==> flow/design.v <==
module rggen_bit_field_counter #(
  parameter int             WIDTH         = 8,
  parameter bit [WIDTH-1:0] INITIAL_VALUE = '0
)(
  input   logic                 i_clk,
  input   logic                 i_rst_n,
  rggen_bit_field_if.bit_field  bit_field_if,
  input   logic                 i_clear,
  input   logic                 i_up,
  input   logic                 i_down,
  output  logic [WIDTH-1:0]     o_count
);
  logic             access_valid;
  logic [WIDTH-1:0] write_mask;
  logic [WIDTH-1:0] write_data;
  logic [WIDTH-1:0] count;
  logic [1:0]       up_down;
  assign  bit_field_if.value      = count;
  assign  bit_field_if.read_data  = count;
  assign  o_count                 = count;
  assign  access_valid  = bit_field_if.valid;
  assign  write_mask    = bit_field_if.write_mask;
  assign  write_data    = bit_field_if.write_data;
  assign  up_down       = {i_up, i_down};
  always_ff @(posedge i_clk, negedge i_rst_n) begin
    if (!i_rst_n) begin
      count <= INITIAL_VALUE;
    end
    else if (i_clear) begin
      count <= INITIAL_VALUE;
    end
    else if (access_valid && (write_mask != '0)) begin
      count <= (write_data & write_mask) | (count & (~write_mask));
    end
    else begin
      case (up_down)
        2'b10:  count <= count + WIDTH'(1);
        2'b01:  count <= count - WIDTH'(1);
      endcase
    end
  end
endmodule
# Step by step through the tools: rggen_bit_field_counter
# Tool output for the design above, in the order of the flow.
# Line numbers count from 1 in the design file above.
# Operators carry their Yosys type and port widths (W data, S select, Z words).
# Not given: --
# inputs
top_module	rggen_bit_field_counter
clock	i_clk
lib	sky130hd
lib_corner	tt_025C_1v80

# After elaboration
# Yosys after proc, flatten, opt, wreduce and memory -nomap, before mapping. Memory bits, and registers merged into a memory's read port (data or address), are not among the register bits. Print and check cells are not counted. Equal cells are merged and count once.
# op_classes
addsub	2
multipliers	0
div_mod_pow	0
compare	0
eq_ne	2
shifts	0
mux	3
n_logic	4
reduce_logical	2
# op_table
op	n
$pmux W8 S2	1
$mux W8	2
$or A1 B8 Y8	1
$not A1 Y8	1
$add A8 B1 Y8 const B	1
$sub A8 B1 Y8 const B	1
$and A8 B8 Y8	1
$reduce_bool A4 Y1	1
$eq A2 B1 Y1 const B	1
$eq A2 B2 Y1 const B	1
$and A1 B1 Y1	1
$logic_and A1 B1 Y1	1
# bits
ff_bits	8
latchBits	0
ram_bits	0
rom_bits	0
clocked_rd_ports_x_width	0
mem_count	0
input_bits	5
wordCells	14

# Logic depth
# Depth = most cells in a row (Yosys ltp): at word level without a register or memory, in the mapped netlist without a sequential cell, where the memories' decode and read muxes count.
# logic_depth
ltp_word	5
ABC_AREA	0
ltp_mapped	9
mapped_depth_nobuf	8

# Synthesis result
# The flow's flattened synthesis, as Yosys stat reports it; memories are mapped. The netlist is that of the ABC_AREA named above (0 if unset); the other value can give another one.
# synth_totals
cell_count	67
area_um2	621.8
seq_area_um2	200.2
ff_cells	8
buffers	4
# types
cell	n	type_area_um2
sky130_fd_sc_hd__dfrtp_1	8	200.192
sky130_fd_sc_hd__ha_1	4	50.048
sky130_fd_sc_hd__xnor2_1	5	43.792
sky130_fd_sc_hd__nor2_1	7	26.275
sky130_fd_sc_hd__a21oi_1	5	25.024
sky130_fd_sc_hd__nor2b_1	4	25.024
sky130_fd_sc_hd__buf_12	1	20.019
sky130_fd_sc_hd__nand3_1	4	20.019
sky130_fd_sc_hd__a221oi_2	1	15.014
sky130_fd_sc_hd__nand2_1	4	15.014
sky130_fd_sc_hd__nor3_1	3	15.014
sky130_fd_sc_hd__nand2b_4	1	13.763
sky130_fd_sc_hd__a22oi_2	1	12.512
sky130_fd_sc_hd__a31oi_1	2	12.512
sky130_fd_sc_hd__nor3b_2	1	12.512
sky130_fd_sc_hd__maj3_2	1	11.261
sky130_fd_sc_hd__mux2_1	1	11.261
sky130_fd_sc_hd__mux2i_1	1	10.01
# Other cell types: 12; their cells: 13.

# Path before layout
# Path of least setup slack by OpenSTA after synthesis, without wires, with an ideal clock, recovery checks aside; 20% of the period is set as input and as output delay. Where synthesis merged equal registers, the netlist keeps one of their names.
# synth_timing
path_type	input to register
start	input port i_up
end	register count
clock_period_ns	2.53
in_delay_ns	0.506
t_first_pin_ns	0.506
t_arrival_ns	1.970
t_required_ns	2.461
slack_ns	0.491
delay_ns	1.533
path_stages	9
path_buffers	1
period_less_setup_slack_ns	2.039
# "delay_ns" is the arrival time less input delay plus setup time.
# "path_stages": output pins that drive a net of the path, with the launching flip-flop's if there is one; two outputs of one cell count as two.
# "period_less_setup_slack_ns" is the clock period less the worst setup slack; recovery checks do not enter. This is arithmetic on one report: input and output delays are still those of the set period (20% each).
# An end named without its bit number is one bit of that signal or, where synthesis recoded a state register, one of its new flip-flops.
# At most two assigning lines are given for a register; there are more.
# synth_between
path_cell_list	sky130_fd_sc_hd__nand2b_4 > sky130_fd_sc_hd__buf_12 > sky130_fd_sc_hd__xnor2_1 > sky130_fd_sc_hd__ha_1 > sky130_fd_sc_hd__nand2_1 > sky130_fd_sc_hd__a22oi_2 > sky130_fd_sc_hd__a21oi_1 > sky130_fd_sc_hd__or4_1 > sky130_fd_sc_hd__nand3_1
# synth_lines
item	line	text
from (decl)	9	input   logic                 i_up,
to (assign)	33	count <= (write_data & write_mask) | (count & (~write_mask));
to (assign)	37	2'b10:  count <= count + WIDTH'(1);
to (decl)	16	logic [WIDTH-1:0] count;
# No chain of elaborated cells between the ends is given.

# Path in the finished layout
# Path of least setup slack in the final report of run 1 (OpenROAD, finished layout, wires in). Where an end is a register, its clock arrival counts in the times.
# layout_timing
path_type	register to register
start	register count
end	register count
clock_period_ns	1.24
t_first_pin_ns	0.28
t_arrival_ns	1.94
t_required_ns	1.39
slack_ns	-0.55
path_stages	8
path_buffers	2
# An end named without its bit number is one bit of that signal or, where synthesis recoded a state register, one of its new flip-flops.
# At most two assigning lines are given for a register; there are more.
# layout_between
path_cell_list	sky130_fd_sc_hd__dfrtp_2 > sky130_fd_sc_hd__buf_4 > sky130_fd_sc_hd__buf_6 > sky130_fd_sc_hd__nor3_2 > sky130_fd_sc_hd__o21ai_1 > sky130_fd_sc_hd__a21oi_1 > sky130_fd_sc_hd__a21oi_1 > sky130_fd_sc_hd__mux2_1
# layout_lines
item	line	text
from (decl)	16	logic [WIDTH-1:0] count;
from (assign)	33	count <= (write_data & write_mask) | (count & (~write_mask));
from (assign)	37	2'b10:  count <= count + WIDTH'(1);
to (assign)	33
to (assign)	37
to (decl)	16
# No chain of elaborated cells between the ends is given.

# Below are 2 stored runs of the flow (Yosys, OpenROAD; platform sky130hd) on rggen_bit_field_counter, each with its settings and what was measured, unordered. Constraints: input delay and output delay 20% of the set period each, output load 0.01 pF.
# "worst_path_time_ns" is the time allowed to the run's worst setup path (the clock period less input and output delay, where it has them) less its slack. Clock arrival times count: a late capture clock shortens it, a late launch clock lengthens it.
# "power_uw": no workload was simulated; the value follows from the tool's default switching activity.
# A setting shown as - is not set for that run.
name,run 1,run 2
period_ns,1.24,1.31
CORE_UTILIZATION,55,40
PLACE_DENSITY,0.72,-
CELL_PAD_IN_SITES_DETAIL_PLACEMENT,0,-
GPL_TIMING_DRIVEN,0,-
MIN_ROUTING_LAYER,met1,-
CAP_MARGIN,20,20
CORE_MARGIN,2,2
SLEW_MARGIN,20,20
post_route_stdcell_area_um2,974.7,1131.1
worst_path_time_ns,1.79,1.67
timing.worst_path_kind,register to register,register to register
die_um2,1415.6,1886.2
ws_setup_ns,-0.548,-0.357
synth_area_um2,621.8,621.8
total_negative_slack_ns,-2.193,-1.466
power_uw,1371,1409
